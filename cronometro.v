==> flow/design.v <==
module contador (
  input clock,
  input BotaoPara,
  input BotaoReset, 
  input BotaoPause,
  output reg [0:6] display_ds,
  output reg [0:6] display_unid,
  output reg [0:6] display_dez,
  output reg [0:6] display_cent,
  output reg flagzerou
);
reg [31:0] conta = 0;  
reg [3:0] display_c = 4'd0, display_d = 4'd0, display_u = 4'd0, display_dec = 4'd0;
reg [3:0] decimo = 4'd0;
reg [3:0] SegundoUni = 4'd0;
reg [3:0] SegundoDez = 4'd0;
reg [3:0] SegundoCen = 4'd0;
reg [1:0] flagpause;
reg [3:0] unidade_pausado, dezena_pausado, centena_pausado, ds_pausado;
integer parametro = 5000000;  
always @(negedge clock) begin
  if (BotaoReset == 0) begin
      decimo <= 4'd0;
      SegundoUni <= 4'd0;
      SegundoDez <= 4'd0;
      SegundoCen <= 4'd0;
  end
  if (BotaoPara == 1) begin
      if (conta < parametro) begin
          conta <= conta + 1;  
      end else begin
          conta <= 32'd0;  
          if (decimo < 4'd9) begin
              decimo <= decimo + 1;  
          end else begin
              decimo <= 4'd0;  
              SegundoUni <= SegundoUni + 1;
              if (SegundoUni == 4'd9) begin
                  SegundoUni <= 4'd0;
                  SegundoDez <= SegundoDez + 1;
                  if (SegundoDez == 4'd9) begin
                      SegundoDez <= 4'd0;
                      SegundoCen <= SegundoCen + 1;
                  end
              end
          end
      end
  end
  if(decimo == 4'd9 && SegundoUni == 4'd9 && SegundoDez == 4'd9 && SegundoCen == 4'd9)begin
    flagzerou <= 1;
    end else begin
    flagzerou <= 0;
    end
  if(BotaoPause == 0) begin  
      if (flagpause == 0) begin
      unidade_pausado <= SegundoUni;
      dezena_pausado <= SegundoDez;
      centena_pausado <= SegundoCen;
      ds_pausado <= decimo;
      flagpause <= 1;
    end
  end else begin
    flagpause <= 0;  
    end
 if (flagpause == 1) begin
    display_unid <= display(unidade_pausado);
    display_dez <= display(dezena_pausado);
    display_cent <= display(centena_pausado);
    display_ds <= display(ds_pausado);
  end else begin
    display_unid <= display(SegundoUni);
    display_dez <= display(SegundoDez);
    display_cent <= display(SegundoCen);
    display_ds <= display(decimo);
  end
end
function [6:0] display;
  input [3:0] numero;
  begin
    case (numero)
      4'd0: display = 7'b0000001;  
      4'd1: display = 7'b1001111;  
      4'd2: display = 7'b0010010;  
      4'd3: display = 7'b0000110;  
      4'd4: display = 7'b1001100;  
      4'd5: display = 7'b0100100;  
      4'd6: display = 7'b0100000;  
      4'd7: display = 7'b0001111;  
      4'd8: display = 7'b0000000;  
      4'd9: display = 7'b0000100;  
      default: display = 7'b1111111;  
    endcase
  end
endfunction
endmodule
module cronometro (
  input clock, 
  input reset, 
  input conta, 
  input para, 
  input pausa, 
  output [0:6] display_dec_sec,
  output [0:6] display_unidade,
  output [0:6] display_dezena,
  output [0:6] display_centena
);
reg [1:0] state = 0;
parameter contando = 3, zerado = 0, pausado = 2, parado = 1;
reg parar, zerar, pausar, contar;  
contador cont (
    .clock(clock),
    .BotaoPara(parar),
    .BotaoReset(zerar),
    .BotaoPause(pausar),
    .display_cent(display_centena),
    .display_unid(display_unidade),
    .display_dez(display_dezena),
    .display_ds(display_dec_sec),
     .flagzerou(flagz)
);
always @(*) begin
  case (state)
      contando: begin  
        zerar = 1;
        pausar = 1;
        parar = 1;
          end
      zerado: begin  
        zerar = 0;
        parar = 0; 
        pausar = 1;
          end
      pausado: begin  
        pausar = 0; 
        parar = 1; 
        zerar = 1;
          end
      parado:  begin   
        pausar = 1;
        zerar = 1; 
        parar = 0;
          end
  endcase
end
    always @(posedge clock) begin
      case (state)
          contando: begin
          if (reset == 0 || flagz == 1)
              state <= zerado;
          else if (para == 0)
              state <= parado;
          else if (pausa == 0)
              state <= pausado;
          end
          zerado: begin
          if (conta == 0)
              state <= contando;
          else if (para == 0)
              state <= parado;
          else if (pausa == 0)
              state <= pausado;
          end
          pausado: begin
          if (conta == 0)
              state <= contando;
          else if (reset == 0)
              state <= zerado;
          else if (para == 0)
              state <= parado;
          end
          parado: begin
          if (conta == 0)
              state <= contando;
          else if (reset == 0)
              state <= zerado;
          end
          default: begin
          state <= zerado;
          end
      endcase
end
endmodule
# [Reports on cronometro]
# Tool output for the design above, in the order of the flow.
# Line numbers count from 1 in the design file above.
# Cell names lack the library's common part.
# The mark - stands for no value.
[inputs] top_module="cronometro" clk_port="clock" cell_library="sky130hd" lib_corner="tt_025C_1v80"

# [Word-level counts]
# Yosys after proc, flatten, opt, wreduce and memory -nomap, before mapping. Print and check cells are not counted. Equal cells are merged and count once.
# Yosys's memory passes give these memory sizes; they may raise the number of words (mostly to a power of two), join words into wider ones and drop unused or constant bits.
[word_totals] ff_bits=96 romBits=896 clocked_rd_ports_x_width=28 n_memories=8 in_bits=5 out_inout_bits=28 word_cells=98
[op_classes] add_sub_neg=5 cmp=2 eq_ne=9 muxes=43 n_logic=2 reduce_and_logical=13
[memory_table] memory="(no name shown)" size=16 width=7 read_ports=1 write_ports=0 line_no=80 text="case (numero)"
[memory_table] memory="(no name shown)" size=16 width=7 read_ports=1 write_ports=0 line_no=80
[memory_table] memory="(no name shown)" size=16 width=7 read_ports=1 write_ports=0 line_no=80
[memory_table] memory="(no name shown)" size=16 width=7 read_ports=1 write_ports=0 line_no=80
[memory_table] memory="(no name shown)" size=16 width=7 read_ports=1 write_ports=0 line_no=80
[memory_table] memory="(no name shown)" size=16 width=7 read_ports=1 write_ports=0 line_no=80
# Memories not listed: 2.
[ops] cell="4-bit 2-to-1 mux" count=25
[ops] cell="32-bit by 1-bit adder with 32-bit output (second input constant)" count=1
[ops] cell="32-bit by 23-bit less-than comparator with 1-bit output (second input constant)" count=1
[ops] cell="7-bit 2-to-1 mux" count=4
[ops] cell="2-bit 2-to-1 mux" count=9
[ops] cell="4-bit by 1-bit adder with 4-bit output (second input constant)" count=4
[ops] cell="4-bit == test (second input constant)" count=4
[ops] cell="2-bit parallel mux with 4-bit select" count=1
[ops] cell="3-bit OR reduction" count=2
[ops] cell="1-bit parallel mux with 2-bit select" count=3
[ops] cell="2-bit == test (second input constant)" count=2
[ops] cell="2-bit logical NOT" count=2
[ops] cell="2-bit OR reduction" count=2
[ops] cell="4-bit less-than comparator (second input constant)" count=1
[ops] cell="4-bit != test (second input constant)" count=1
[ops] cell="4-bit nonzero test" count=1
[ops] cell="1-bit logical AND" count=3
[ops] cell="3-bit != test (second input constant)" count=1
[ops] cell="3-bit AND reduction" count=1
[ops] cell="1-bit NOT" count=2
[ops] cell="2-bit by 1-bit == test with 1-bit output (second input constant)" count=1
[ops] cell="2-bit AND reduction" count=1
[ops] cell="1-bit logical OR" count=1
[ops] cell="1-bit 2-to-1 mux" count=1

# [Logic depth]
# Yosys ltp: most cells in a row. Word level: on the elaborated netlist, between registers, memories and ports. Mapped: between sequential cells and ports; inverters and the memories' decode and read muxes count.
[logic_depth] word_depth=9 abc_area=0 depth_mapped=11 depth_no_buf=9

# [Mapped cells and area]
# Yosys stat after the flow's synthesis: flattened, memories mapped to cells. It holds for the ABC_AREA given above (unset counts as 0); a run with the other value may have another netlist.
# The area totals of this step are shown rounded.
[types] cell_type="dfxtp_1" count=75 type_area_um2=1501.44
[types] cell_type="edfxtp_1" count=50 type_area_um2=1501.44
[types] cell_type="ha_1" count=49 type_area_um2=613.088
[types] cell_type="o21ai_0" count=62 type_area_um2=310.298
[types] cell_type="mux2i_1" count=28 type_area_um2=280.269
[types] cell_type="a21oi_1" count=51 type_area_um2=255.245
[types] cell_type="nand2_1" count=65 type_area_um2=243.984
[types] cell_type="nor2_1" count=56 type_area_um2=210.202
[types] cell_type="inv_1" count=36 type_area_um2=135.13
[types] cell_type="xnor2_1" count=10 type_area_um2=87.584
[types] cell_type="xor2_1" count=10 type_area_um2=87.584
[types] cell_type="nand3_1" count=15 type_area_um2=75.072
[types] cell_type="clkbuf_1" count=19 type_area_um2=71.318
[types] cell_type="mux2_2" count=5 type_area_um2=56.304
[types] cell_type="nand2b_1" count=8 type_area_um2=50.048
[types] cell_type="o22ai_1" count=8 type_area_um2=50.048
[types] cell_type="o31ai_1" count=6 type_area_um2=45.043
[types] cell_type="and3_1" count=7 type_area_um2=43.792
# Not listed: further types 37, cells in them 75.
[mapped] stdcells=635 area_um2=6170 ffs=125 buffers=23
# By module: a second synthesis without flattening, with its own total; a netlist apart from the flattened one above.
[unflattened] hier_cells=639 hier_area_um2=6240
# Rows give one instance, submodules left out.
[modules] module="contador" n_inst=1 cells=610 area_um2=5990 mod_seq_area_um2=2940
[modules] module="cronometro" n_inst=1 cells=29 area_um2=250 mod_seq_area_um2=60.1

Add stored flow runs of cronometro

Below are 2 stored runs of the flow (Yosys, OpenROAD; platform sky130hd) on cronometro, each with its settings and what was measured, unordered. Constraints: input delay and output delay 20% of the set period each, output load 0.01 pF.
By "power_total_w" is meant OpenSTA's value without simulated activity: inputs other than the clock are taken to toggle once in ten clock periods, and the tool carries that through the logic.
The results are shown rounded.

[flow] run A: files
==> flow/run.sh <==
#!/bin/bash
# the make line also repeats the synthesis and layout settings of config.mk as NAME=value (left out here)
make -C /OpenROAD-flow-scripts/flow DESIGN_CONFIG=/design/flow/config.mk WORK_HOME=/design/flow/orfs CLKGATE_MAP_FILE= finish
==> flow/config.mk <==
export PLATFORM = sky130hd
export DESIGN_NAME = cronometro
export DESIGN_NICKNAME = cronometro
export VERILOG_FILES = /design/flow/design.v
export SDC_FILE = /design/flow/constraint.sdc
export NUM_CORES = 4
export LEC_CHECK = 0
export CAP_MARGIN = 20
export CELL_PAD_IN_SITES_GLOBAL_PLACEMENT = 0
export CORE_MARGIN = 2
export CORE_UTILIZATION = 38
export MAX_ROUTING_LAYER = met5
export PLACE_DENSITY_LB_ADDON = 0.27
export SETUP_SLACK_MARGIN = -0.08
export SLEW_MARGIN = 20
export TNS_END_PERCENT = 85
==> flow/constraint.sdc <==
create_clock -name core_clock -period 8.62 [get_ports {clock}]
set_input_delay 1.7240 -clock core_clock [delete_from_list [all_inputs] [get_ports {clock}]]
set_output_delay 1.7240 -clock core_clock [all_outputs]
set_load 0.01 [all_outputs]

[flow] run A: metrics
[metrics] layout_stdcell_area_um2 = 7810
[metrics] die_area_um2 = 17300
[metrics] power_total_w = 0.00287
[metrics] yosys_chip_area_um2 = 6170
[metrics] finalUtil_pct = 49.1
[metrics] tns_ps = 0
[metrics] setup_ws_ps = 1270

[flow] run B: files
==> flow/run.sh <==
#!/bin/bash
# the make line also repeats the synthesis and layout settings of config.mk as NAME=value (left out here)
make -C /OpenROAD-flow-scripts/flow DESIGN_CONFIG=/design/flow/config.mk WORK_HOME=/design/flow/orfs CLKGATE_MAP_FILE= finish
==> flow/config.mk <==
export PLATFORM = sky130hd
export DESIGN_NAME = cronometro
export DESIGN_NICKNAME = cronometro
export VERILOG_FILES = /design/flow/design.v
export SDC_FILE = /design/flow/constraint.sdc
export NUM_CORES = 4
export LEC_CHECK = 0
export CAP_MARGIN = 20
export CORE_MARGIN = 2
export CORE_UTILIZATION = 40
export SLEW_MARGIN = 20
==> flow/constraint.sdc <==
create_clock -name core_clock -period 8.05 [get_ports {clock}]
set_input_delay 1.6100 -clock core_clock [delete_from_list [all_inputs] [get_ports {clock}]]
set_output_delay 1.6100 -clock core_clock [all_outputs]
set_load 0.01 [all_outputs]

[flow] run B: metrics
[metrics] layout_stdcell_area_um2 = 7700
[metrics] die_area_um2 = 16400
[metrics] power_total_w = 0.00299
[metrics] yosys_chip_area_um2 = 6170
[metrics] finalUtil_pct = 50.9
[metrics] tns_ps = 0
[metrics] setup_ws_ps = 1080
